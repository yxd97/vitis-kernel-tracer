==> flow/design.v <==
`timescale 1ns/1ps
module FIFO #(
    DataWidth = 32,
    Depth = 16
) (
    input clk,
    input reset,
    input [DataWidth-1:0] d,
    input push,
    output full,
    input pop,
    output [DataWidth-1:0] q,
    output empty
);
localparam awidth = $clog2(Depth);
reg [DataWidth-1:0] mem [0:Depth-1];
reg [awidth-1:0] head, tail;
assign full = (head == tail - 1) || (head == Depth-1 && tail == 0);
assign empty = (head == tail);
always @(posedge clk) begin
    if (reset) begin
        head <= 0;
        tail <= 0;
    end else begin
        if (push && !full) begin
            mem[head] <= d;
            if (head == Depth) head = 0;
            else head = head + 1;
        end
        if (pop && !empty) begin
            if (tail == Depth) tail = 0;
            else tail = tail + 1;
        end
    end
end
assign q = mem[tail];
endmodule
[Reports on FIFO]
Tool output for the design above, in the order of the flow.
Line numbers count from 1 in the design file above.
Library cell names are shortened.
The mark - stands for no value.
Design
  design top: FIFO
  clock: clk
  standard-cell library: sky130hd
  library corner: tt_025C_1v80

[Word level]
Source: Yosys, flattened and elaborated, memories not mapped. Widths are those after wreduce. Print and check cells do not count. Equal cells are merged and count once.
Yosys's memory passes give these memory sizes; they may raise the number of words (mostly to a power of two), join words into wider ones and drop unused or constant bits.
Bit counts
  register bits: 8
  RAM bits: 512
  clocked read ports x word width: 32
  memories kept: 1
  output and inout port bits: 34
  word-level cells: 24
Memory list
  mem: depth 16, width 32, rd ports 1, write ports 1, RTL line 16  | reg [DataWidth-1:0] mem [0:Depth-1];
Operators by class
  add/sub/neg operators: 3
  eq/ne operators: 3
  multiplexer cells: 8
  reduce/logical cells: 7
Operators by type and width (number)
  32-bit two-way mux: 2
  4-bit by 32-bit equality test with 1-bit output: 1
  4-bit two-way mux: 4
  4-bit by 1-bit adder with 4-bit output (second input constant): 2
  4-bit by 1-bit subtractor with 5-bit output (second input constant): 1
  4-bit equality test: 1
  4-bit equality test (second input constant): 1
  4-bit zero test: 1
  1-bit logical AND: 3
  1-bit zero test: 2
  1-bit two-way mux: 2
  1-bit logical OR: 1

[Longest topological paths]
Yosys ltp: most cells in a row. Word level: on the elaborated netlist, between registers, memories and ports. Mapped: between sequential cells and ports; inverters and the memories' decode and read muxes count.
Depth
  depth in word-level cells: 7
  ABC_AREA: 1
  gate-level depth with buffers: 12

[Netlist]
Source: synth_stat.txt of the flow (Yosys; design flattened, memories mapped). It holds for the ABC_AREA given above (unset counts as 0); a run with the other value may have another netlist.
Cell types (number)
  edfxtp_1: 512
  o21ai_0: 234
  nor2_1: 273
  o221ai_1: 99
  nand2_1: 74
  dfxtp_1: 12
  clkbuf_1: 58
  o211ai_1: 29
  nand3_1: 42
  o22ai_1: 29
  buf_6: 15
  buf_2: 27
  o21ai_1: 24
  ha_1: 6
  inv_1: 18
  a21oi_1: 7
  xor2_1: 4
  buf_4: 4
Other cell types: 9; their cells: 20.
Mapped netlist
  standard cells after synthesis: 1487
  mapped area: 0.0205747 mm^2
  area of sequential cells: 0.015615 mm^2
  mapped flip-flops: 524
  buffers: 107

[Timing after synthesis]
Path of least setup slack by OpenSTA after synthesis, without wires, with an ideal clock, recovery checks aside; 20% of the period is set as input and as output delay. Where synthesis merged equal registers, the netlist keeps one of their names.
Timing path post-synthesis
  kind: input to register
  start point: input reset
  end point: memory mem[10][0]
  period: 5.51 ns
  time at the first pin: 1.102 ns
  arrival time: 3.659 ns
  required time: 5.049 ns
  path slack: 1.390 ns
  path delay: 3.018 ns
  stages on the path: 3
  path buffers: 0
  synthesis period reached: 4.12 ns
"path delay" = arrival - input delay + setup time.
"stages on the path": output pins that drive a net of the path, with the launching flip-flop's if there is one; two outputs of one cell count as two.
"synthesis period reached" is the clock period less the worst setup slack; recovery checks do not enter. This is arithmetic on one report: input and output delays are still those of the set period (20% each).
Between the ends stands the longest chain of elaborated cells between them, by number of cells; it is not shown to be the way that was timed. Of several equally long chains one is given.
Each line given opens the expression or statement behind the cell; cells for indexed reads and writes are added by Yosys, which also makes memories of some case tables.
The path ends at the enable pin of a flip-flop; only ways to that pin are counted.
Between the ends, post-synthesis
  cells stage by stage: inv_1 > nand3_1 > nor3_1
  cells in the longest elaborated chain: 1
  elaborated cells on any way between the ends: 2
RTL lines, path post-synthesis
  start: declaration: RTL line 7  | input reset,
  4-bit two-way mux: RTL line 21  | if (reset) begin
  end: declaration: RTL line 16  | reg [DataWidth-1:0] mem [0:Depth-1];

[Path in the finished layout]
From the final timing report of run A: the path of least setup slack in the routed layout; clock arrival at registers is part of the times.
Timing path after layout
  kind: register to output
  start point: register (name not given)
  end point: output q[3]
  period: 4.77 ns
  external output delay: 0.95 ns
  time at the first pin: 0.60 ns
  arrival time: 2.92 ns
  required time: 3.82 ns
  path slack: 0.89 ns
  stages on the path: 8
  path buffers: 3
Between the ends, after layout
  cells stage by stage: dfxtp_1 > buf_4 > clkbuf_4 > o21ai_0 > o221ai_1 > o211ai_1 > nand2_1 > clkdlybuf4s50_1
RTL lines, path after layout
  end: declaration: RTL line 12  | output [DataWidth-1:0] q,
No chain of elaborated cells between the ends is given.

==> results <==
Module FIFO, platform sky130hd: 2 stored runs of the flow (Yosys, OpenROAD) with differing settings, in no particular order. Input and output delays are each 20% of the period that was set; the output load is 0.01 pF.
"reached clock period" is the run's clock period less its worst setup slack. It is reckoned from that one timing run; input and output delays stay at 20% of the period that was set.
"worst setup path time": the worst setup path's part of the clock period (all of it between registers, 20% less for each end at a port) less its slack. A launch clock that arrives late makes it longer, a capture clock that arrives late makes it shorter.
"power consumption" rests on the timing tool's default activity at the inputs, not on a simulated workload.

==> run A: settings <==
{ "period_ns": 4.77, "CORE_UTILIZATION": 26, "SETUP_SLACK_MARGIN": 0.86, "PLACE_DENSITY_LB_ADDON": 0.21, "CORE_ASPECT_RATIO": 0.86, "TNS_END_PERCENT": 55, "ABC_AREA": 1, "GPL_TIMING_DRIVEN": 0, "CTS_CLUSTER_DIAMETER": 318, "CAP_MARGIN": 10, "CORE_MARGIN": 2, "SLEW_MARGIN": 20 }
==> run A: results <==
chip area in the Yosys report: 0.0205747 mm^2
setup slack of the worst path: 0.895 ns
post-layout utilization: 32.6%
die area: 0.0814067 mm^2
reached clock period: 3.875 ns
power consumption: 11.288 mW
final setup TNS: 0.000 ns
post-route worst hold slack: 0.552 ns
worst setup path time: 2.92 ns
critical path type: register to output
standard-cell area of the final layout: 0.025512 mm^2

==> run B: settings <==
{ "period_ns": 3.36, "CORE_UTILIZATION": 27, "SETUP_SLACK_MARGIN": 0.79, "PLACE_DENSITY_LB_ADDON": 0.13, "CORE_MARGIN": 6, "CELL_PAD_IN_SITES_GLOBAL_PLACEMENT": 3, "TNS_END_PERCENT": 85, "GPL_ROUTABILITY_DRIVEN": 1, "CAP_MARGIN": 20, "SLEW_MARGIN": 20 }
==> run B: results <==
final setup TNS: 0.000 ns
chip area in the Yosys report: 0.0202394 mm^2
standard-cell area of the final layout: 0.0255432 mm^2
post-route worst hold slack: 0.581 ns
post-layout utilization: 34.7%
worst setup path time: 2.65 ns
critical path type: register to output
die area: 0.0816759 mm^2
power consumption: 17.656 mW
reached clock period: 3.318 ns
setup slack of the worst path: 0.042 ns
