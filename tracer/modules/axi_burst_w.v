==> flow/design.v <==
`timescale 1ns/1ps
module AXIBurstWriteEngine #(
    BufferDataWidth = 32,
    BufferAddrWidth = 10,
    AXIAddrWidth = 64,
    AXIDataWidth = 32,
    AXIIDWdith = 4,
    AXIMaxBurstLen = 64  
) (
    input clk,
    input reset,
    input start_valid,
    output start_ready,
    output done_valid,
    input done_ready,
    input [BufferAddrWidth-1:0] data_ptr,
    input [BufferAddrWidth-1:0] data_size,
    input [AXIAddrWidth-1:0] axi_offset,
    output [BufferAddrWidth-1:0] buffer_addr,
    input [BufferDataWidth-1:0] buffer_data,
    output buffer_ce,
    output buffer_we,
    output [AXIAddrWidth-1:0] araddr,
    output [AXIIDWdith-1:0] arid,
    output [7:0] arlen,
    output [2:0] arsize,
    output [1:0] arburst,
    output arvalid,
    input arready,
    input [AXIDataWidth-1:0] rdata,
    input [AXIIDWdith-1:0] rid,
    input rlast,
    input rvalid,
    output rready,
    input [1:0] rresp,
    output [AXIAddrWidth-1:0] awaddr,
    output [AXIIDWdith-1:0] awid,
    output [7:0] awlen,
    output [2:0] awsize,
    output [1:0] awburst,
    output awvalid,
    input awready,
    output [AXIDataWidth-1:0] wdata,
    output [AXIDataWidth/8-1:0] wstrb,
    output [AXIIDWdith-1:0] wid,
    output wlast,
    output wvalid,
    input wready,
    input [AXIIDWdith-1:0] bid,
    input bvalid,
    output bready,
    input [1:0] bresp
);
localparam AXI_BURST_INCR = 2'b01;
localparam AXI_BURST_SIZE = AXIDataWidth / 8;  
reg [BufferAddrWidth-1:0] data_ptr_reg;
reg [BufferAddrWidth-1:0] data_size_reg;
reg [AXIAddrWidth-1:0] axi_offset_reg;
always @(posedge clk) begin
    if (reset) begin
        data_ptr_reg <= 0;
        data_size_reg <= 0;
        axi_offset_reg <= 0;
    end else if (start_ready & start_valid) begin
        data_ptr_reg <= data_ptr;
        data_size_reg <= data_size;
        axi_offset_reg <= axi_offset;
    end
end
reg [7:0] num_batches;
reg [8:0] last_batch_size;
wire calc_num_batches;
wire calc_last_batch_size;
always @(posedge clk) begin
    if (reset) num_batches <= 0;
    else if (calc_num_batches)
        num_batches <= (data_size_reg + AXIMaxBurstLen - 1) / AXIMaxBurstLen;
end
always @(posedge clk) begin
    if (reset) last_batch_size <= 0;
    else if (calc_last_batch_size)
        last_batch_size <=
            (data_size_reg % AXIMaxBurstLen) ?
            (data_size_reg % AXIMaxBurstLen) : AXIMaxBurstLen;
end
reg [7:0] batch_counter;
reg [8:0] burst_counter;
wire clear_batch_counter;
wire clear_burst_counter;
wire incr_batch_counter;
wire incr_burst_counter;
always @(posedge clk) begin
    if (reset) begin
        batch_counter <= 0;
        burst_counter <= 0;
    end else begin
        if (clear_batch_counter) batch_counter <= 0;
        else if (incr_batch_counter) batch_counter <= batch_counter + 1;
        if (clear_burst_counter) burst_counter <= 0;
        else if (incr_burst_counter) burst_counter <= burst_counter + 1;
    end
end
reg [AXIAddrWidth-1:0] awaddr_reg;
reg [AXIIDWdith-1:0] awid_reg;  
reg [7:0] awlen_reg; 
wire init_awaddr_reg;
wire incr_awaddr_reg;
wire update_awlen_reg;
always @(posedge clk) begin
    if (reset) begin
        awaddr_reg <= 0;
        awid_reg <= 0;
        awlen_reg <= 0;
    end else begin
        if (init_awaddr_reg)
            awaddr_reg <= axi_offset_reg;
        else if (incr_awaddr_reg)
            awaddr_reg <= awaddr_reg + AXIMaxBurstLen * AXIDataWidth / 8;
        if (update_awlen_reg)
            awlen_reg <=
                (batch_counter == num_batches - 1) ?
                last_batch_size - 1 : AXIMaxBurstLen - 1;
    end
end
localparam
    IDLE   = 4'd0,
    PREP   = 4'd1,  
    PRE_AW = 4'd2,  
    AW     = 4'd3,  
    W1     = 4'd4,  
    W2     = 4'd5,  
    W3     = 4'd6,  
    B      = 4'd7,  
    DONE   = 4'd8;  
reg [3:0] state, next_state;
always @(posedge clk) begin
    if (reset) state <= IDLE;
    else state <= next_state;
end
always @(*) begin
    case (state)
        IDLE:
            next_state = start_valid ? PREP : IDLE;
        PREP:
            next_state = PRE_AW;
        PRE_AW:
            next_state = AW;
        AW:
            next_state = awready ? W1 : AW;
        W1:
            next_state = wready ? W2 : W3;
        W2:
            next_state = (wready == 0) || (burst_counter == awlen_reg) ? W3 : W2;
        W3:
            next_state = wready ?
                            (burst_counter == awlen_reg) ?
                            B : W2
                         : W3;
        B:
            next_state = bvalid ?
                            (batch_counter == num_batches - 1) ?
                            DONE : PRE_AW
                         : B;
        DONE:
            next_state = done_ready ? IDLE : DONE;
        default: 
            next_state = IDLE;
    endcase
end
assign start_ready = (state == IDLE);
assign done_valid = (state == DONE);
assign calc_last_batch_size = (state == PREP);
assign calc_num_batches = (state == PREP);
assign clear_batch_counter = (state == PREP);
assign clear_burst_counter = (state == AW);
assign incr_batch_counter = (state == B & bvalid & bready);
assign incr_burst_counter = wvalid & wready & (burst_counter < awlen_reg);
assign init_awaddr_reg = (state == PRE_AW) && batch_counter == 0;
assign incr_awaddr_reg = (state == AW & awvalid & awready);
assign update_awlen_reg = (state == PRE_AW);
assign buffer_addr = data_ptr_reg + batch_counter * AXIMaxBurstLen + (burst_counter + (state == W2 ? 1 : 0));
assign buffer_ce = (state == W1 || state == W2);
assign buffer_we = 1'b0;
assign araddr = 'dx;
assign arid = 'dx;
assign arlen = 'dx;
assign arsize = 'dx;
assign arburst = 'dx;
assign arvalid = 1'b0;
assign rready = 1'b0;
assign awaddr = awaddr_reg;
assign awid = 'd0;
assign awlen = awlen_reg;
assign awsize = AXI_BURST_SIZE;
assign awburst = AXI_BURST_INCR;
assign awvalid = (state == AW);
assign wdata = buffer_data;
assign wstrb = {AXIDataWidth/8{1'b1}};
assign wid = 'd0;
assign wvalid = (state == W2);
assign wlast = (burst_counter == awlen_reg);
assign bready = (state == B);
endmodule
# [Reports on AXIBurstWriteEngine]
# The steps from the RTL of AXIBurstWriteEngine to its reports follow in flow order.
# Lines are those of the file above, counted from 1.
# Operators carry their Yosys type and port widths (W data, S select, Z words).
# Cell names lack the library's common part.
# The mark n/a stands for no value.
[inputs] top_module="AXIBurstWriteEngine" clk_port="clk" lib="sky130hd" pvt_corner="tt_025C_1v80"

# [Word-level counts]
# Counts by Yosys on the flattened word-level netlist (proc, flatten, opt, wreduce; memories kept). Register bits leave out memories and registers merged into their read ports (data or address). Print and check cells are left out. Cells with the same type and inputs are merged into one.
[word_totals] ff_bits=192 in_bits=170 out_inout_bits=222
[classes] n_addsub=10 cmp=1 n_eq=10 mux=15 logic=7 reduce_and_logical=9
[ops] cell="$mux W64" n=2
[ops] cell="$add A64 B9 Y64 const B" n=1
[ops] cell="$pmux W4 S9" n=1
[ops] cell="$reduce_bool A32 Y1" n=1
[ops] cell="$eq A8 B32 Y1" n=1
[ops] cell="$add A10 B10 Y10" n=2
[ops] cell="$eq A4 B3 Y1 const B" n=4
[ops] cell="$sub A11 B1 Y12 const B" n=1
[ops] cell="$mux W4" n=3
[ops] cell="$add A10 B7 Y11 const B" n=1
[ops] cell="$add A9 B1 Y10" n=1
[ops] cell="$sub A8 B1 Y9 const B" n=1
[ops] cell="$add A9 B1 Y9 const B" n=1
[ops] cell="$lt A9 B8 Y1" n=1
[ops] cell="$eq A9 B8 Y1" n=1
[ops] cell="$eq A4 B2 Y1 const B" n=2
[ops] cell="$sub A7 B1 Y8 const B" n=1
[ops] cell="$add A8 B1 Y8 const B" n=1
[ops] cell="$logic_not A8 Y1" n=1
[ops] cell="$mux W8" n=1
[ops] cell="$mux W2" n=4
[ops] cell="$mux W7" n=1
[ops] cell="$and A1 B1 Y1" n=6
[ops] cell="$reduce_or A2 Y1" n=2
[ops] cell="$eq A4 B1 Y1 const B" n=1
[ops] cell="$eq A4 B4 Y1 const B" n=1
[ops] cell="$logic_not A4 Y1" n=1
[ops] cell="$mux W3" n=1
# Other operator kinds: 5; their cells: 7.

# [Depth]
# Yosys ltp: most cells in a row. Word level: on the elaborated netlist, between registers, memories and ports. Mapped: between sequential cells and ports; inverters and the memories' decode and read muxes count.
[depth] word_depth=5 ABC_AREA=0 depth_mapped=10 depth_no_buf=10

# [After synthesis]
# Source: synth_stat.txt of the flow (Yosys; design flattened, memories mapped). It holds for the ABC_AREA given above (unset counts as 0); a run with the other value may have another netlist.
# The area totals of this step are shown rounded.
[synth_totals] cells=1232 mapped_area_um2=10000 sequential_area_um2=3884 ff_cells=194 n_buf=197
[by_type] cell="dfxtp_1" n=194
[by_type] cell="buf_4" n=133
[by_type] cell="nand2_1" n=226
[by_type] cell="a21oi_1" n=105
[by_type] cell="nor2_1" n=112
[by_type] cell="xnor2_1" n=43
[by_type] cell="a211oi_1" n=50
[by_type] cell="ha_1" n=28
[by_type] cell="xor2_1" n=37
[by_type] cell="clkbuf_1" n=56
[by_type] cell="nand3_1" n=32
[by_type] cell="inv_1" n=38
[by_type] cell="a311oi_1" n=15
[by_type] cell="nand4_1" n=19
[by_type] cell="fa_1" n=5
[by_type] cell="mux2i_1" n=8
[by_type] cell="nor3_1" n=15
[by_type] cell="or3_1" n=11
# Not listed: further types 35, cells in them 105.

# [Path before layout]
# Path of least setup slack by OpenSTA after synthesis, without wires, with an ideal clock, recovery checks aside; 20% of the period is set as input and as output delay. Where synthesis merged equal registers, the netlist keeps one of their names.
[synth_timing] path_kind="register to output" startpoint="register burst_counter[1]" endpoint="output buffer_addr[9]" period_ns=2.97 output_delay_ns=0.594 launch_ns=0.000 arrival_time_ns=2.211 required_time_ns=2.376 slack_ns=0.165 delay_ns=2.211 path_stages=9 n_path_buf=0 synth_period_reached_ns=2.805
# "delay_ns" is the arrival time less input delay plus setup time.
# At an output port there is no setup time.
# "path_stages": output pins that drive a net of the path, with the launching flip-flop's if there is one; two outputs of one cell count as two.
# "synth_period_reached_ns" is the clock period less the worst setup slack; recovery checks do not enter. This is arithmetic on one report: input and output delays are still those of the set period (20% each).
# The rows between start and end are the longest chain of elaborated cells between them; the timing report does not say that the signal goes this way. Where chains are equally long, one stands for them.
# A line is the first line of the expression or statement that the cell stems from. Yosys adds cells for indexed reads and writes and turns some case tables into memories.
# A register here has more assigning lines than the two given.
[synth_between] cell_sequence="dfxtp_1 ha_1 ha_1 fa_1 a21o_1 a21oi_1 o21ai_0 o41ai_1 xnor2_1" elab_chain_len=2 cone_cells=2 cone_classes="add/sub: 2"
[synth_rtl] element="start: declaration" line=87 text="reg [8:0] burst_counter;"
[synth_rtl] element="start: assignment" line=95 text="burst_counter <= 0;"
[synth_rtl] element="start: assignment" line=100 text="else if (incr_burst_counter) burst_counter <= burst_counter + 1;"
[synth_rtl] element="$add A9 B1 Y10" line=181 text="assign buffer_addr = data_ptr_reg + batch_counter * AXIMaxBurstLen + (burst_counter + (state == W2 ? 1 : 0));"
[synth_rtl] element="$add A10 B10 Y10" line=181
[synth_rtl] element="end: declaration" line=19 text="output [BufferAddrWidth-1:0] buffer_addr,"

# [Worst path after layout]
# From the final timing report of run A: the path of least setup slack in the routed layout; clock arrival at registers is part of the times.
[layout_timing] path_kind="register to register" startpoint="register awlen_reg[6]" endpoint="register burst_counter[7]" period_ns=3.07 setup_ns=0.06 launch_ns=0.44 arrival_time_ns=3.75 required_time_ns=3.45 slack_ns=-0.30 path_stages=9 n_path_buf=0
# The rows between start and end are the longest chain of elaborated cells between them; the timing report does not say that the signal goes this way. Where chains are equally long, one stands for them.
# A register here has more assigning lines than the two given.
[layout_between] cell_sequence="dfxtp_1 inv_1 ha_1 a21o_1 a2111oi_0 o211a_1 nand2_1 or4_1 a21oi_1" elab_chain_len=2 cone_cells=2 cone_classes="compare: 1; logic: 1"
[layout_rtl] element="start: declaration" line=105 text="reg [7:0] awlen_reg;"
[layout_rtl] element="start: assignment" line=113 text="awlen_reg <= 0;"
[layout_rtl] element="start: assignment" line=120 text="awlen_reg <="
[layout_rtl] element="$lt A9 B8 Y1" line=177 text="assign incr_burst_counter = wvalid & wready & (burst_counter < awlen_reg);"
[layout_rtl] element="$and A1 B1 Y1" line=177
[layout_rtl] element="end: assignment" line=99 text="if (clear_burst_counter) burst_counter <= 0;"
[layout_rtl] element="end: assignment" line=100 text="else if (incr_burst_counter) burst_counter <= burst_counter + 1;"
[layout_rtl] element="end: declaration" line=87 text="reg [8:0] burst_counter;"

Memo
Re: implementation data of AXIBurstWriteEngine

Record of 2 stored runs of the RTL-to-layout flow on AXIBurstWriteEngine, platform sky130hd. The runs are unordered. Constraints: input delay and output delay 20% of the set period each, output load 0.01 pF.
"achieved clock period" = clock period - worst setup slack. The figure is calculated, with input and output delays left at 20% of the set period.
"worst setup path time": the worst setup path's part of the clock period (all of it between registers, 20% less for each end at a port) less its slack. A launch clock that arrives late makes it longer, a capture clock that arrives late makes it shorter.
By "power" is meant OpenSTA's value without simulated activity: inputs other than the clock are taken to toggle once in ten clock periods, and the tool carries that through the logic.
Results are given in rounded form.
[run A] settings: period_ns=3.07, CORE_UTILIZATION=71, CAP_MARGIN=20, CORE_MARGIN=2, SLEW_MARGIN=20
[run A] result: chip area after synthesis (Yosys) 10000 um2, die area 15060 um2, standard-cell area of the final layout 12210 um2, utilization 0.883, worst setup slack after layout -0.301 ns, total negative slack -1.392 ns, worst hold slack 0.456 ns, power 5.705 mW, achieved clock period 3.371 ns, worst setup path time 3.37 ns, worst setup path kind register to register
[run B] settings: period_ns=3.26, CORE_UTILIZATION=45, SETUP_SLACK_MARGIN=0.76, PLACE_DENSITY=0.43, TNS_END_PERCENT=45, ABC_AREA=0, CTS_CLUSTER_SIZE=16, CTS_CLUSTER_DIAMETER=338, SLEW_MARGIN=25, MAX_ROUTING_LAYER=met4, CAP_MARGIN=20, CORE_MARGIN=2
[run B] result: chip area after synthesis (Yosys) 10000 um2, die area 23440 um2, standard-cell area of the final layout 12550 um2, utilization 0.575, worst setup slack after layout 0.035 ns, total negative slack 0.000 ns, worst hold slack 0.456 ns, power 5.267 mW, achieved clock period 3.225 ns, worst setup path time 2.57 ns, worst setup path kind register to output
